==> flow/design.v <==
module AB(clk,aslane,s,as1,as2,as3,as4,cur1,cur2,cur3,cur4,Lights,sin);
	input[3:0] aslane,cur1,cur2,cur3,cur4;
	input[1:0] sin;
	input clk;
	output [3:0] s,Lights;
	output [1:0] as1,as2,as3,as4;
	reg [3:0] s,Lights;
	reg [1:0] as1,as2,as3,as4;
	reg [2:0] fl1,fl2,fl3,fl4,lane;
	always @(posedge clk)begin
		if(sin==2'b11 || sin==2'b00)begin
			{as1[1],as1[0],as2[1],as2[0],as3[1],as3[0],as4[1],as4[0],s[3],s[2],s[1],s[0],Lights[3],Lights[2],Lights[1],Lights[0]} = 16'b0000000000000000;
			lane=3'b001;
		end
		if(sin==2'b01)begin
				lane=3'b001;
				case({aslane})
					4'b0000: {as1[1],as1[0],as2[1],as2[0],as3[1],as3[0],as4[1],as4[0],s[3],s[2],s[1],s[0],Lights[3],Lights[2],Lights[1],Lights[0]} = 16'b0000000000000000;
					4'b0001: {as1[1],as1[0],as2[1],as2[0],as3[1],as3[0],as4[1],as4[0],s[3],s[2],s[1],s[0],Lights[3],Lights[2],Lights[1],Lights[0]} = 16'b0100000000010000;
					4'b0010: {as1[1],as1[0],as2[1],as2[0],as3[1],as3[0],as4[1],as4[0],s[3],s[2],s[1],s[0],Lights[3],Lights[2],Lights[1],Lights[0]} = 16'b0001000000100000;
					4'b0100: {as1[1],as1[0],as2[1],as2[0],as3[1],as3[0],as4[1],as4[0],s[3],s[2],s[1],s[0],Lights[3],Lights[2],Lights[1],Lights[0]} = 16'b0000010001000000;
					4'b1000: {as1[1],as1[0],as2[1],as2[0],as3[1],as3[0],as4[1],as4[0],s[3],s[2],s[1],s[0],Lights[3],Lights[2],Lights[1],Lights[0]} = 16'b0000000110000000;
			endcase
			end
		if(sin==2'b10)begin
					if(lane==3'b001)begin
						if(fl1==3'b101)begin
							lane=lane+1'b1;
							fl1=3'b000;
						end
						else begin
							if(cur1==4'b0000)begin
								lane=lane+1'b1;
								fl1=3'b000;
							end
							else begin
								case({aslane})
									4'b0000: {as1[1],as1[0],as2[1],as2[0],as3[1],as3[0],as4[1],as4[0],s[3],s[2],s[1],s[0],Lights[3],Lights[2],Lights[1],Lights[0]} = 16'b1000000000010001;
									4'b0001: {as1[1],as1[0],as2[1],as2[0],as3[1],as3[0],as4[1],as4[0],s[3],s[2],s[1],s[0],Lights[3],Lights[2],Lights[1],Lights[0]} = 16'b0000000000000001;
									4'b0010: {as1[1],as1[0],as2[1],as2[0],as3[1],as3[0],as4[1],as4[0],s[3],s[2],s[1],s[0],Lights[3],Lights[2],Lights[1],Lights[0]} = 16'b1001000000110001;
									4'b0100: {as1[1],as1[0],as2[1],as2[0],as3[1],as3[0],as4[1],as4[0],s[3],s[2],s[1],s[0],Lights[3],Lights[2],Lights[1],Lights[0]} = 16'b1000010001010001;
									4'b1000: {as1[1],as1[0],as2[1],as2[0],as3[1],as3[0],as4[1],as4[0],s[3],s[2],s[1],s[0],Lights[3],Lights[2],Lights[1],Lights[0]} = 16'b1000000110010001;
								endcase
								fl1=fl1+1'b1;
							end
						end
					end
					if(lane==3'b010)begin
						if(fl2==3'b101)begin
							lane=lane+1'b1;
							fl2=3'b000;
						end
						else begin
							if(cur2==4'b0000)begin
								lane=lane+1'b1;
								fl2=3'b000;
							end
							else begin
								case({aslane})
									4'b0000: {as1[1],as1[0],as2[1],as2[0],as3[1],as3[0],as4[1],as4[0],s[3],s[2],s[1],s[0],Lights[3],Lights[2],Lights[1],Lights[0]} = 16'b0010000000100010;
									4'b0001: {as1[1],as1[0],as2[1],as2[0],as3[1],as3[0],as4[1],as4[0],s[3],s[2],s[1],s[0],Lights[3],Lights[2],Lights[1],Lights[0]} = 16'b0110000000110010;
									4'b0010: {as1[1],as1[0],as2[1],as2[0],as3[1],as3[0],as4[1],as4[0],s[3],s[2],s[1],s[0],Lights[3],Lights[2],Lights[1],Lights[0]} = 16'b0000000000000010;
									4'b0100: {as1[1],as1[0],as2[1],as2[0],as3[1],as3[0],as4[1],as4[0],s[3],s[2],s[1],s[0],Lights[3],Lights[2],Lights[1],Lights[0]} = 16'b0010010001100010;
									4'b1000: {as1[1],as1[0],as2[1],as2[0],as3[1],as3[0],as4[1],as4[0],s[3],s[2],s[1],s[0],Lights[3],Lights[2],Lights[1],Lights[0]} = 16'b0010000110100010;
								endcase
								fl2=fl2+1'b1;
							end
						end
					end
					if(lane==3'b011)begin
						if(fl3==3'b101)begin
							lane=lane+1'b1;
							fl3=3'b000;
						end
						else begin 
							if(cur3==4'b0000)begin
								lane=lane+1'b1;
								fl3=3'b000;
							end
							else begin
								case({aslane})
									4'b0000: {as1[1],as1[0],as2[1],as2[0],as3[1],as3[0],as4[1],as4[0],s[3],s[2],s[1],s[0],Lights[3],Lights[2],Lights[1],Lights[0]} = 16'b0000100001000100;
									4'b0001: {as1[1],as1[0],as2[1],as2[0],as3[1],as3[0],as4[1],as4[0],s[3],s[2],s[1],s[0],Lights[3],Lights[2],Lights[1],Lights[0]} = 16'b0100100001010100;
									4'b0010: {as1[1],as1[0],as2[1],as2[0],as3[1],as3[0],as4[1],as4[0],s[3],s[2],s[1],s[0],Lights[3],Lights[2],Lights[1],Lights[0]} = 16'b0001100001100100;
									4'b0100: {as1[1],as1[0],as2[1],as2[0],as3[1],as3[0],as4[1],as4[0],s[3],s[2],s[1],s[0],Lights[3],Lights[2],Lights[1],Lights[0]} = 16'b0000000000000100;
									4'b1000: {as1[1],as1[0],as2[1],as2[0],as3[1],as3[0],as4[1],as4[0],s[3],s[2],s[1],s[0],Lights[3],Lights[2],Lights[1],Lights[0]} = 16'b0000100111000100;
								endcase
								fl3=fl3+1'b1;
							end
						end
					end
						if(lane==3'b100)begin
							if(fl4==3'b101)begin
								lane=3'b001;
								fl4=3'b000;
							end
							else begin
								if(cur4==4'b0000)begin
									lane=3'b001;
									fl4=3'b000;
								end
								else begin
									case({aslane})
										4'b0000: {as1[1],as1[0],as2[1],as2[0],as3[1],as3[0],as4[1],as4[0],s[3],s[2],s[1],s[0],Lights[3],Lights[2],Lights[1],Lights[0]} = 16'b0000001010001000;
										4'b0001: {as1[1],as1[0],as2[1],as2[0],as3[1],as3[0],as4[1],as4[0],s[3],s[2],s[1],s[0],Lights[3],Lights[2],Lights[1],Lights[0]} = 16'b0100001010011000;
										4'b0010: {as1[1],as1[0],as2[1],as2[0],as3[1],as3[0],as4[1],as4[0],s[3],s[2],s[1],s[0],Lights[3],Lights[2],Lights[1],Lights[0]} = 16'b0001001010101000;
										4'b0100: {as1[1],as1[0],as2[1],as2[0],as3[1],as3[0],as4[1],as4[0],s[3],s[2],s[1],s[0],Lights[3],Lights[2],Lights[1],Lights[0]} = 16'b0000011011001000;
										4'b1000: {as1[1],as1[0],as2[1],as2[0],as3[1],as3[0],as4[1],as4[0],s[3],s[2],s[1],s[0],Lights[3],Lights[2],Lights[1],Lights[0]} = 16'b0000000000001000;
									endcase
									fl4=fl4+1'b1;
								end
							end
						end
					end	
			end
endmodule 
### Reports on AB

The steps from the RTL of AB to its reports follow in flow order.
Line numbers count from 1 in the design file above.
Library cell names are shortened.
A cell with - has no value.

* design top: AB
* clock input: clk
* cell library: sky130hd
* corner: tt_025C_1v80

### Word-level counts

Counts by Yosys on the flattened word-level netlist (proc, flatten, opt, wreduce; memories kept). Register bits leave out memories and registers merged into their read ports (data or address); mux counts leave out enables and synchronous resets folded into registers. Print and check cells are left out. Cells with the same type and inputs are merged into one.

* output and inout bits: 16
* bits in registers: 31
* elaborated cells: 191
* input bits: 23

* muxes and demuxes: 138
* add/subtract/negate cells: 7
* equality and inequality tests: 15
* reductions and logical operators: 20

Operators by type and width (count)
* two-way mux 4 bit: 35
* two-way mux 2 bit: 60
* case mux 4 bit (select 5 bit): 5
* case mux 2 bit (select 2 bit): 20
* two-way mux 3 bit: 18
* adder 3 x 1 -> 3 bit with constant B: 7
* zero test 4 bit: 5
* OR reduction 4 bit: 4
* equality test 3 bit with constant B: 5
* AND reduction 2 bit: 4
* OR reduction 2 bit: 4
* equality test 3 x 2 -> 1 bit with constant B: 2
* OR reduction 5 bit: 1
* equality test 2 bit with constant B: 2
* equality test 4 x 1 -> 1 bit with constant B: 1
* equality test 4 x 2 -> 1 bit with constant B: 1
* equality test 4 x 3 -> 1 bit with constant B: 1
* equality test 4 bit with constant B: 1
* equality test 3 x 1 -> 1 bit with constant B: 1
* equality test 2 x 1 -> 1 bit with constant B: 1
* zero test 2 bit: 1
* logical OR 1 bit: 1

### Logic depth

Depth = most cells in a row (Yosys ltp): at word level without a register or memory, in the mapped netlist without a sequential cell, where the memories' decode and read muxes count.

* depth after elaboration: 23
* ABC_AREA: 0
* gate-level depth with buffers: 22
* gate-level depth less buffers: 21

### Synthesis result

Source: synth_stat.txt of the flow (Yosys; design flattened, memories mapped). It holds for the ABC_AREA given above (unset counts as 0); a run with the other value may have another netlist.

* buffers: 9
* cell area after synthesis: 2150.8 um2
* sequential part of the area: 740.7 um2
* mapped flip-flops: 31
* cell count: 235

Cells by type
* dfxtp_1: count 19, area in all 380.365 um2
* edfxtp_1: count 12, area in all 360.346 um2
* ha_1: count 16, area in all 200.192 um2
* nor2_1: count 32, area in all 120.115 um2
* nand2_1: count 18, area in all 67.565 um2
* a21oi_1: count 11, area in all 55.053 um2
* xnor2_1: count 5, area in all 43.792 um2
* nor4_4: count 2, area in all 42.541 um2
* inv_1: count 11, area in all 41.29 um2
* a22oi_1: count 5, area in all 37.536 um2
* o211ai_1: count 5, area in all 37.536 um2
* mux2_2: count 3, area in all 33.782 um2
* xnor2_2: count 2, area in all 32.531 um2
* a21o_1: count 4, area in all 30.029 um2
* maj3_1: count 3, area in all 30.029 um2
* nand3_1: count 6, area in all 30.029 um2
* nor3_1: count 6, area in all 30.029 um2
* o21ai_0: count 6, area in all 30.029 um2

Not listed: further types 40, cells in them 69.

### Worst setup path after synthesis

OpenSTA on the mapped netlist: ideal clock, no wires. The path of least setup slack (recovery checks aside). Input and output delay are each 20% of the period. Register names are those of the netlist, which keeps one name where synthesis merged equal registers.

* path type: in2reg
* from: input port sin[0]
* to: register (name not given)
* arrival: 5.382 ns
* buffers on the path: 0
* stages: 19
* clock period: 6.51 ns
* slack: 1.006 ns
* input delay: 1.302 ns
* launch time at the first pin: 1.302 ns
* required time: 6.388 ns
* path delay: 4.202 ns
* library setup time: 0.122 ns
* synthesis period reached: 5.504 ns

"path delay" is the arrival time less input delay plus setup time.
"stages": output pins that drive a net of the path, with the launching flip-flop's if there is one; two outputs of one cell count as two.
"synthesis period reached" = period - worst setup slack (recovery checks aside). The figure is calculated, with input and output delays left at 20% of the set period.
Between the ends stands the longest chain of elaborated cells between them, by number of cells; it is not shown to be the way that was timed. Of several equally long chains one is given.
A line is the first line of the expression or statement that the cell stems from. Yosys adds cells for indexed reads and writes and turns some case tables into memories.

* cells stage by stage: inv_1 > ha_1 > nor3_1 > inv_1 > ha_1 > o211ai_4 > xnor2_2 > clkinv_2 > ha_1 > nand4_1 > mux2_2 > ha_1 > ha_1 > nand2_1 > mux2_2 > or3_1 > o21ai_2 > nor2b_1 > a221o_1
* cells in the longest elaborated chain: 22
* elaborated cells on any way between the ends: 46
* those cells by class: add/sub: 3; eq/ne: 7; mux: 34; reduce/logical: 2

Ends and longest elaborated chain, after synthesis
* start, declared: RTL line 3 `input[1:0] sin;`
* equality test 2 bit: RTL line 11 `if(sin==2'b11 || sin==2'b00)begin`
* logical OR 1 bit: RTL line 11
* two-way mux 3 bit: RTL line 11
* two-way mux 3 bit: RTL line 15 `if(sin==2'b01)begin`
* adder 3 x 1 -> 3 bit: RTL line 33 `lane=lane+1'b1;`
* two-way mux 3 bit: RTL line 32 `if(cur1==4'b0000)begin`
* two-way mux 3 bit: RTL line 27 `if(fl1==3'b101)begin`
* [... 8 more ...]
* two-way mux 3 bit: RTL line 76 `if(cur3==4'b0000)begin`
* two-way mux 3 bit: RTL line 71 `if(fl3==3'b101)begin`
* two-way mux 3 bit: RTL line 70 `if(lane==3'b011)begin`
* two-way mux 3 bit: RTL line 25 `if(sin==2'b10)begin`
* equality test 3 bit: RTL line 92 `if(lane==3'b100)begin`
* two-way mux 2 bit: RTL line 92
* two-way mux 2 bit: RTL line 25

### Path in the finished layout

Path of least setup slack in the final report of stored run 1 (OpenROAD, finished layout, wires in). Where an end is a register, its clock arrival counts in the times.

* path type: in2reg
* from: input port sin[0]
* to: register (name not given)
* clock period: 5.91 ns
* launch time at the first pin: 1.18 ns
* buffers on the path: 2
* slack: 0.35 ns
* required time: 6.09 ns
* library setup time: 0.11 ns
* stages: 22
* arrival: 5.74 ns
* input delay: 1.18 ns

Between the ends stands the longest chain of elaborated cells between them, by number of cells; it is not shown to be the way that was timed. Of several equally long chains one is given.

* cells stage by stage: clkdlybuf4s50_1 > inv_1 > ha_1 > nor3_2 > inv_1 > ha_1 > o211ai_4 > nand2_1 > o21ai_1 > ha_1 > nand4_1 > buf_4 > xnor2_2 > inv_1 > ha_1 > ha_1 > nand2_1 > or4b_1 > o311a_4 > nor3_2 > a2111oi_0 > a221o_1
* cells in the longest elaborated chain: 22
* elaborated cells on any way between the ends: 46
* those cells by class: add/sub: 3; eq/ne: 7; mux: 34; reduce/logical: 2

Ends and longest elaborated chain, post-layout
* start, declared: RTL line 3 `input[1:0] sin;`
* equality test 2 bit: RTL line 11 `if(sin==2'b11 || sin==2'b00)begin`
* logical OR 1 bit: RTL line 11
* two-way mux 3 bit: RTL line 11
* two-way mux 3 bit: RTL line 15 `if(sin==2'b01)begin`
* adder 3 x 1 -> 3 bit: RTL line 33 `lane=lane+1'b1;`
* two-way mux 3 bit: RTL line 32 `if(cur1==4'b0000)begin`
* two-way mux 3 bit: RTL line 27 `if(fl1==3'b101)begin`
* [... 8 more ...]
* two-way mux 3 bit: RTL line 76 `if(cur3==4'b0000)begin`
* two-way mux 3 bit: RTL line 71 `if(fl3==3'b101)begin`
* two-way mux 3 bit: RTL line 70 `if(lane==3'b011)begin`
* two-way mux 3 bit: RTL line 25 `if(sin==2'b10)begin`
* equality test 3 bit: RTL line 92 `if(lane==3'b100)begin`
* two-way mux 2 bit: RTL line 92
* two-way mux 2 bit: RTL line 25

Lab notebook: AB

AB through Yosys and OpenROAD on sky130hd: 2 stored runs, unordered, with their settings and measured results. The constraints put input and output delay at 20% of the set period each and load the outputs with 0.01 pF.
"reached clock period": clock period set for the run, less the worst setup slack. It is reckoned from that one timing run; input and output delays stay at 20% of the period that was set.

### Stored run 1

Settings: `period_ns=5.91`, `CAP_MARGIN=20`, `CORE_MARGIN=2`, `CORE_UTILIZATION=40`, `SLEW_MARGIN=20`

- Post-synthesis cell area: 2,150.8 um2
- Utilization: 54.1%
- Lowest setup slack: 0.350 ns
- Die size: 5,979.9 um2
- Standard-cell area after routing: 2,780.2 um2
- Reached clock period: 5.560 ns
- Worst-case hold slack: 0.478 ns
- Setup total negative slack: 0.000 ns

### Stored run 2

Settings: `period_ns=3.97`, `CORE_UTILIZATION=24`, `PLACE_DENSITY_LB_ADDON=0.11`, `CORE_ASPECT_RATIO=1.52`, `TNS_END_PERCENT=5`, `ABC_AREA=0`, `CTS_CLUSTER_DIAMETER=309`, `CAP_MARGIN=40`, `MIN_ROUTING_LAYER=met1`, `CORE_MARGIN=2`, `SLEW_MARGIN=20`

- Post-synthesis cell area: 2,150.8 um2
- Utilization: 38.4%
- Lowest setup slack: -0.167 ns
- Die size: 9,751.6 um2
- Standard-cell area after routing: 3,352.0 um2
- Reached clock period: 4.137 ns
- Worst-case hold slack: 0.474 ns
- Setup total negative slack: -1.344 ns
